==> flow/design.v <==
module led_blink (
    input clk,           
    output reg led1,     
    output reg led2,     
    output reg led3      
);
reg [24:0] counter;
wire enable = (counter == 25'd24_999_999);   
reg [1:0] state;
always @(posedge clk) begin
    counter <= (enable) ? 0 : counter + 1;
    if(enable) begin
        state <= (state == 2'b10) ? 2'b00 : state + 1;
    end
end
always @(*) begin
    case(state)
        2'b00: {led1, led2, led3} = 3'b100;   
        2'b01: {led1, led2, led3} = 3'b010;   
        2'b10: {led1, led2, led3} = 3'b001;   
        default: {led1, led2, led3} = 3'b000;  
    endcase
end
endmodule
# Tool chain data of led_blink
# The steps from the RTL of led_blink to its reports follow in flow order.
# Lines are those of the file above, counted from 1.
# Library cell names are shortened.
# The mark -- stands for no value.
[setup]
top_module = "led_blink"
clk_port = "clk"
cell_library = "sky130hd"
corner = "tt_025C_1v80"

# After elaboration
# Counts by Yosys on the flattened word-level netlist (proc, flatten, opt, wreduce; memories kept). Register bits leave out memories and registers merged into their read ports (data or address); mux counts leave out enables and synchronous resets folded into registers. Print and check cells are left out. Cells with the same type and inputs are merged into one.
[bits]
latch_bits = 0
clocked_rd_ports_x_width = 0
mem_bits_ro = 0
register_bits = 27
memories = 0
mem_bits_rw = 0
out_inout_bits = 3
[op_classes]
n_div = 0
n_mul = 0
n_cmp = 0
n_addsub = 2
n_eq = 3
shift = 0
mux = 1
n_logic = 0
reduce_and_logical = 1
[ops]
columns = ["operator", "n"]
rows = [
  ["adder 25 x 1 -> 25 bit (second input constant)", 1],
  ["== test 25 bit (second input constant)", 1],
  ["case mux 3 bit (select 3 bit)", 1],
  ["adder 2 x 1 -> 2 bit (second input constant)", 1],
  ["== test 2 x 1 -> 1 bit (second input constant)", 1],
  ["== test 2 bit (second input constant)", 1],
  ["logical NOT 2 bit", 1],
]

# Logic depth
# Yosys ltp: most cells in a row. Word level: on the elaborated netlist, between registers, memories and ports. Mapped: between sequential cells and ports; inverters and the memories' decode and read muxes count.
[logic_depth]
depth_word = 2
ABC_AREA = 0
ltp_mapped = 6
ltp_nobuf = 5

# After synthesis
# Yosys stat after the flow's synthesis: flattened, memories mapped to cells. It holds for the ABC_AREA given above (unset counts as 0); a run with the other value may have another netlist.
# Totals and module areas in this step are rounded.
[types]
columns = ["cell", "n"]
rows = [
  ["dfxtp_1", 25],
  ["xnor2_1", 10],
  ["ha_1", 5],
  ["edfxtp_1", 2],
  ["nor2_1", 12],
  ["xor2_1", 5],
  ["or4_1", 5],
  ["a21oi_1", 7],
  ["nand4_1", 5],
  ["o21ai_0", 6],
  ["inv_1", 7],
  ["nand3_1", 5],
  ["nor4_1", 4],
  ["or3_1", 4],
  ["nand2_1", 6],
  ["nor4_4", 1],
  ["nand3_4", 1],
  ["o31ai_1", 2],
]
# Not listed: further types 12, cells in them 15.
[synth_totals]
flip_flops = 27
synth_area_um2 = 1216
seq_area_um2 = 560.5
buf_cells = 2
stdcells = 127

# Path before layout
# Path of least setup slack by OpenSTA after synthesis, without wires, with an ideal clock, recovery checks aside; 20% of the period is set as input and as output delay. Where synthesis merged equal registers, the netlist keeps one of their names.
[synth_timing]
path_kind = "flip-flop to flip-flop"
startpoint = "register counter[0]"
endpoint = "register state[0]"
driving_pins = 6
delay_ns = 2.134
path_buffers = 1
period_ns = 4.06
required_ns = 3.751
launch_ns = 0.000
t_arrival_ns = 1.825
path_slack_ns = 1.925
synth_period_reached_ns = 2.135
# "delay_ns" = arrival - input delay + setup time.
# "driving_pins" counts driving pins, that of a launching flip-flop among them; a cell with two outputs on the path counts twice.
# "synth_period_reached_ns" = period - worst setup slack (recovery checks aside). The figure is calculated, with input and output delays left at 20% of the set period.
# Between the ends stands the longest chain of elaborated cells between them, by number of cells; it is not shown to be the way that was timed. Of several equally long chains one is given.
# A line is the first line of the expression or statement that the cell stems from. Yosys adds cells for indexed reads and writes and turns some case tables into memories.
[synth_between]
cell_sequence = "dfxtp_1 -> ha_1 -> nand3_4 -> or3_2 -> nor4_4 -> buf_2"
elab_chain_cells = 1
cells_between = 1
lines_between = 1
[synth_rtl]
columns = ["element", "line", "source"]
rows = [
  ["start: declaration", 7, "reg [24:0] counter;"],
  ["start: assignment", 11, "counter <= (enable) ? 0 : counter + 1;"],
  ["== test 25 bit", 8, "wire enable = (counter == 25'd24_999_999);"],
  ["end: assignment", 13, "state <= (state == 2'b10) ? 2'b00 : state + 1;"],
  ["end: declaration", 9, "reg [1:0] state;"],
]

# Timing after layout
# Path of least setup slack in the final report of run A (OpenROAD, finished layout, wires in). Where an end is a register, its clock arrival counts in the times.
[layout_timing]
path_kind = "flip-flop to flip-flop"
startpoint = "register counter[0]"
endpoint = "register state[0]"
required_ns = 4.19
path_buffers = 0
path_slack_ns = 1.82
t_arrival_ns = 2.38
period_ns = 4.23
driving_pins = 5
launch_ns = 0.31
# Between the ends stands the longest chain of elaborated cells between them, by number of cells; it is not shown to be the way that was timed. Of several equally long chains one is given.
[layout_between]
cell_sequence = "dfxtp_1 -> ha_1 -> nand3_4 -> or3_2 -> nor4_4"
elab_chain_cells = 1
cells_between = 1
lines_between = 1
[layout_rtl]
columns = ["element", "line", "source"]
rows = [
  ["start: declaration", 7, "reg [24:0] counter;"],
  ["start: assignment", 11, "counter <= (enable) ? 0 : counter + 1;"],
  ["== test 25 bit", 8, "wire enable = (counter == 25'd24_999_999);"],
  ["end: assignment", 13, "state <= (state == 2'b10) ? 2'b00 : state + 1;"],
  ["end: declaration", 9, "reg [1:0] state;"],
]

==> results <==
led_blink through Yosys and OpenROAD on sky130hd: 2 stored runs, unordered, with their settings and measured results. The constraints put input and output delay at 20% of the set period each and load the outputs with 0.01 pF.
"period_reached_ns" = clock period - worst setup slack. The figure is calculated, with input and output delays left at 20% of the set period.
"worst_path_allowed_less_slack_ns" = time allowed to the worst setup path (clock period - input delay - output delay, where it has them) - its slack; a late launch clock adds to it, a late capture clock takes from it.
"totalPower_mw" rests on the timing tool's default activity at the inputs, not on a simulated workload.
The measured numbers are rounded.

# run A
==> flow/run.sh <==
#!/bin/bash
# the make line also repeats the synthesis and layout settings of config.mk as NAME=value (left out here)
make -C /OpenROAD-flow-scripts/flow DESIGN_CONFIG=/design/flow/config.mk WORK_HOME=/design/flow/orfs CLKGATE_MAP_FILE= finish
==> flow/config.mk <==
export PLATFORM = sky130hd
export DESIGN_NAME = led_blink
export DESIGN_NICKNAME = led_blink
export VERILOG_FILES = /design/flow/design.v
export SDC_FILE = /design/flow/constraint.sdc
export NUM_CORES = 4
export LEC_CHECK = 0
export ABC_AREA = 0
export CAP_MARGIN = 5
export CELL_PAD_IN_SITES_DETAIL_PLACEMENT = 0
export CORE_MARGIN = 2
export CORE_UTILIZATION = 57
export CTS_CLUSTER_SIZE = 11
export GPL_ROUTABILITY_DRIVEN = 0
export MAX_ROUTING_LAYER = met5
export MIN_ROUTING_LAYER = met1
export PLACE_DENSITY = 0.71
export SETUP_SLACK_MARGIN = -0.16
export SLEW_MARGIN = 20
export TNS_END_PERCENT = 10
==> flow/constraint.sdc <==
create_clock -name core_clock -period 4.23 [get_ports {clk}]
set_input_delay 0.8460 -clock core_clock [delete_from_list [all_inputs] [get_ports {clk}]]
set_output_delay 0.8460 -clock core_clock [all_outputs]
set_load 0.01 [all_outputs]

==> run A: results <==
layout_stdcell_area_um2=1296
period_reached_ns=2.414
worst_path_allowed_less_slack_ns=2.41
path_kind="flip-flop to flip-flop"
hold_worst_slack_ns=0.492
fin_ws_ns=1.816
totalPower_mw=0.3627
synth_chip_area_um2=1216
die_area_um2=2519

# run B
==> flow/run.sh <==
#!/bin/bash
# the make line also repeats the synthesis and layout settings of config.mk as NAME=value (left out here)
make -C /OpenROAD-flow-scripts/flow DESIGN_CONFIG=/design/flow/config.mk WORK_HOME=/design/flow/orfs CLKGATE_MAP_FILE= finish
==> flow/config.mk <==
export PLATFORM = sky130hd
export DESIGN_NAME = led_blink
export DESIGN_NICKNAME = led_blink
export VERILOG_FILES = /design/flow/design.v
export SDC_FILE = /design/flow/constraint.sdc
export NUM_CORES = 4
export LEC_CHECK = 0
export ABC_AREA = 0
export CAP_MARGIN = 25
export CELL_PAD_IN_SITES_GLOBAL_PLACEMENT = 1
export CORE_ASPECT_RATIO = 0.61
export CORE_MARGIN = 2
export CORE_UTILIZATION = 26
export GPL_TIMING_DRIVEN = 1
export PLACE_DENSITY_LB_ADDON = 0.17
export SLEW_MARGIN = 20
==> flow/constraint.sdc <==
create_clock -name core_clock -period 3.59 [get_ports {clk}]
set_input_delay 0.7180 -clock core_clock [delete_from_list [all_inputs] [get_ports {clk}]]
set_output_delay 0.7180 -clock core_clock [all_outputs]
set_load 0.01 [all_outputs]

==> run B: results <==
die_area_um2=5257
hold_worst_slack_ns=0.467
worst_path_allowed_less_slack_ns=2.50
path_kind="flip-flop to flip-flop"
synth_chip_area_um2=1216
totalPower_mw=0.4791
fin_ws_ns=1.088
period_reached_ns=2.502
layout_stdcell_area_um2=1360
