==> flow/design.v <==
module pwm_led_fade (
    input clk,            
    output reg led1,
    output reg led2,
    output reg led3
);
    reg [7:0] brightness = 0;         
    reg direction = 1'b1;             
    reg [20:0] delay_counter = 0;     
    reg [7:0] pwm_counter = 0;        
    always @(posedge clk) begin
        pwm_counter <= pwm_counter + 1;
    end
    always @(posedge clk) begin
        delay_counter <= delay_counter + 1;
        if (delay_counter >= 21'd1_500_000) begin   
            delay_counter <= 0;
            if (direction)
                brightness <= brightness + 8'd5;
            else
                brightness <= brightness - 8'd5;
            if (brightness >= 8'd250) direction <= 1'b0;
            else if (brightness <= 8'd5) direction <= 1'b1;
        end
    end
    always @(posedge clk) begin
        if (pwm_counter < brightness) begin
            led1 <= 1;
            led2 <= 1;
            led3 <= 1;
        end else begin
            led1 <= 0;
            led2 <= 0;
            led3 <= 0;
        end
    end
endmodule
# From RTL to reports: pwm_led_fade
# The steps from the RTL of pwm_led_fade to its reports follow in flow order.
# Lines are those of the file above, counted from 1.
# Operators carry their Yosys type and port widths (W data, S select, Z words).
# Library cell names are shortened.
# The mark n/a stands for no value.
[design] design="pwm_led_fade" clock="clk" lib="sky130hd" corner="tt_025C_1v80"

# Elaborated design
# Yosys after proc, flatten, opt, wreduce and memory -nomap, before mapping. Memory bits, and registers merged into a memory's read port (data or address), are not among the register bits. Print and check cells are not counted. Equal cells are merged and count once.
[classes] add_sub_neg=4 n_mul=0 div=0 n_cmp=4 equal=0 shift=0 muxes=3 logic=0 reduce_and_logical=2
[ops] op="$add A21 B1 Y21 const B" n=1
[ops] op="$ge A21 B21 Y1 const B" n=1
[ops] op="$add A8 B1 Y8 const B" n=1
[ops] op="$add A8 B3 Y8 const B" n=1
[ops] op="$sub A8 B3 Y8 const B" n=1
[ops] op="$le A8 B3 Y1 const B" n=1
[ops] op="$lt A8 B8 Y1" n=1
[ops] op="$ge A8 B8 Y1 const B" n=1
[ops] op="$mux W8" n=1
[ops] op="$reduce_and A2 Y1" n=1
[ops] op="$reduce_bool A2 Y1" n=1
[ops] op="$mux W1" n=2
[bits] regBits=39 latchBits=0 mem_bits_rw=0 romBits=0 clocked_rd_ports_x_width=0 memories=0 inputBits=1 wordCells=18

# Depth
# Depth = most cells in a row (Yosys ltp): at word level without a register or memory, in the mapped netlist without a sequential cell, where the memories' decode and read muxes count.
[depth] depth_word=3 ABC_AREA=0 mapped_depth=7 mapped_depth_nobuf=6

# Synthesis result
# Yosys stat after the flow's synthesis: flattened, memories mapped to cells. It holds for the ABC_AREA given above (unset counts as 0); a run with the other value may have another netlist.
[mapped] cell_count=209 mapped_area_um2=2018.2 seqArea_um2=870.8 ffs=39 n_buf=7
[types] cell_type="dfxtp_1" n=30
[types] cell_type="edfxtp_1" n=9
[types] cell_type="ha_1" n=14
[types] cell_type="xnor2_1" n=19
[types] cell_type="nor2_1" n=23
[types] cell_type="xor2_1" n=8
[types] cell_type="inv_1" n=16
[types] cell_type="nand4_1" n=9
[types] cell_type="nand3_1" n=10
[types] cell_type="nor3_1" n=7
[types] cell_type="and3_1" n=5
[types] cell_type="a21oi_1" n=6
[types] cell_type="o21ai_0" n=5
[types] cell_type="a21o_1" n=3
[types] cell_type="and4_4" n=2
[types] cell_type="nand2_1" n=6
[types] cell_type="o31ai_1" n=3
[types] cell_type="nand4_4" n=1
# Other cell types: 25; their cells: 33.

# Worst setup path after synthesis
# OpenSTA on the mapped netlist: ideal clock, no wires. The path of least setup slack (recovery checks aside). Input and output delay are each 20% of the period. Register names are those of the netlist, which keeps one name where synthesis merged equal registers.
[synth_path] path_type="register to register" startpoint="register brightness[1]" endpoint="register brightness[6]" tclk_ps=2880 setup_time_ps=260 launch_ps=0 arrival_time_ps=1347 t_required_ps=2620 slack_ps=1272 delay_ps=1607 stages=7 synth_period_reached_ps=1608
# "delay_ps" is the arrival time less input delay plus setup time.
# "stages" counts driving pins, that of a launching flip-flop among them; a cell with two outputs on the path counts twice.
# "synth_period_reached_ps" = period - worst setup slack (recovery checks aside). The figure is calculated, with input and output delays left at 20% of the set period.
# The rows between start and end are the longest chain of elaborated cells between them; the timing report does not say that the signal goes this way. Where chains are equally long, one stands for them.
# Each line given opens the expression or statement behind the cell; cells for indexed reads and writes are added by Yosys, which also makes memories of some case tables.
[synth_between] path_cell_list="edfxtp_1 > inv_1 > ha_1 > nor2b_1 > o31ai_1 > o21ai_0 > xnor2_1" elab_chain_len=2
[synth_lines] element="from (decl)" line=7 source="reg [7:0] brightness = 0;"
[synth_lines] element="from (assign)" line=19 source="brightness <= brightness + 8'd5;"
[synth_lines] element="from (assign)" line=21 source="brightness <= brightness - 8'd5;"
[synth_lines] element="$sub A8 B3 Y8" line=21
[synth_lines] element="$mux W8" line=18 source="if (direction)"
[synth_lines] element="to (assign)" line=19
[synth_lines] element="to (assign)" line=21
[synth_lines] element="to (decl)" line=7

# Worst path after layout
# From the final timing report of stored run 1: the path of least setup slack in the routed layout; clock arrival at registers is part of the times.
# The path's times are printed in steps of 10 ps; the period is the one set.
[layout_path] path_type="register to register" startpoint="register brightness[0]" endpoint="register direction" tclk_ps=1390 setup_time_ps=280 launch_ps=280 arrival_time_ps=1580 t_required_ps=1390 slack_ps=-190 stages=6
# The rows between start and end are the longest chain of elaborated cells between them; the timing report does not say that the signal goes this way. Where chains are equally long, one stands for them.
# The path ends at the enable pin of a flip-flop; only ways to that pin are counted.
[layout_between] path_cell_list="edfxtp_1 > inv_2 > ha_1 > nor3_1 > or4_4 > a21boi_2" elab_chain_len=3
[layout_lines] element="from (decl)" line=7 source="reg [7:0] brightness = 0;"
[layout_lines] element="from (assign)" line=19 source="brightness <= brightness + 8'd5;"
[layout_lines] element="from (assign)" line=21 source="brightness <= brightness - 8'd5;"
[layout_lines] element="$ge A8 B8 Y1" line=22 source="if (brightness >= 8'd250) direction <= 1'b0;"
[layout_lines] element="$reduce_bool A2 Y1"
[layout_lines] element="$reduce_and A2 Y1"
[layout_lines] element="to (assign)" line=22
[layout_lines] element="to (assign)" line=23 source="else if (brightness <= 8'd5) direction <= 1'b1;"
[layout_lines] element="to (decl)" line=8 source="reg direction = 1'b1;"

# Record of 2 stored runs of the RTL-to-layout flow on pwm_led_fade, platform sky130hd. The runs are unordered. Constraints: input delay and output delay 20% of the set period each, output load 0.01 pF.
# "timing.achieved_period_ps": clock period set for the run, less the worst setup slack. It is reckoned from that one timing run; input and output delays stay at 20% of the period that was set.
# "worst_path_time_ps": the worst setup path's part of the clock period (all of it between registers, 20% less for each end at a port) less its slack. A launch clock that arrives late makes it longer, a capture clock that arrives late makes it shorter.
# By "fin_power_uw" is meant OpenSTA's value without simulated activity: inputs other than the clock are taken to toggle once in ten clock periods, and the tool carries that through the logic.
# "worst_path_time_ps" is known to 10 ps.
run="stored run 1" settings period_ns=1.39 CORE_UTILIZATION=16 PLACE_DENSITY_LB_ADDON=0.12 HOLD_SLACK_MARGIN=-0.05 CELL_PAD_IN_SITES_GLOBAL_PLACEMENT=0 GPL_TIMING_DRIVEN=1 CAP_MARGIN=40 SLEW_MARGIN=35 MAX_ROUTING_LAYER="met5" CORE_MARGIN=2
run="stored run 1" results worst_path_time_ps=1580 worst_path_kind="register to register" post_route_stdcell_area_um2=3006.6 timing.achieved_period_ps=1579 setup_tns_ps=-718 setup_ws_ps=-189 design_die_area_um2=13528.0 hold_worst_slack_ps=432 synth_chip_area_um2=2018.2 fin_power_uw=2295 post_route_util_frac=0.241
run="stored run 2" settings period_ns=1.95 SETUP_SLACK_MARGIN=0.38 CAP_MARGIN=20 CORE_MARGIN=2 CORE_UTILIZATION=40 SLEW_MARGIN=20
run="stored run 2" results worst_path_time_ps=1570 worst_path_kind="register to register" post_route_stdcell_area_um2=2408.6 timing.achieved_period_ps=1573 setup_tns_ps=0 setup_ws_ps=377 design_die_area_um2=5629.5 hold_worst_slack_ps=440 synth_chip_area_um2=2018.2 fin_power_uw=1575 post_route_util_frac=0.503
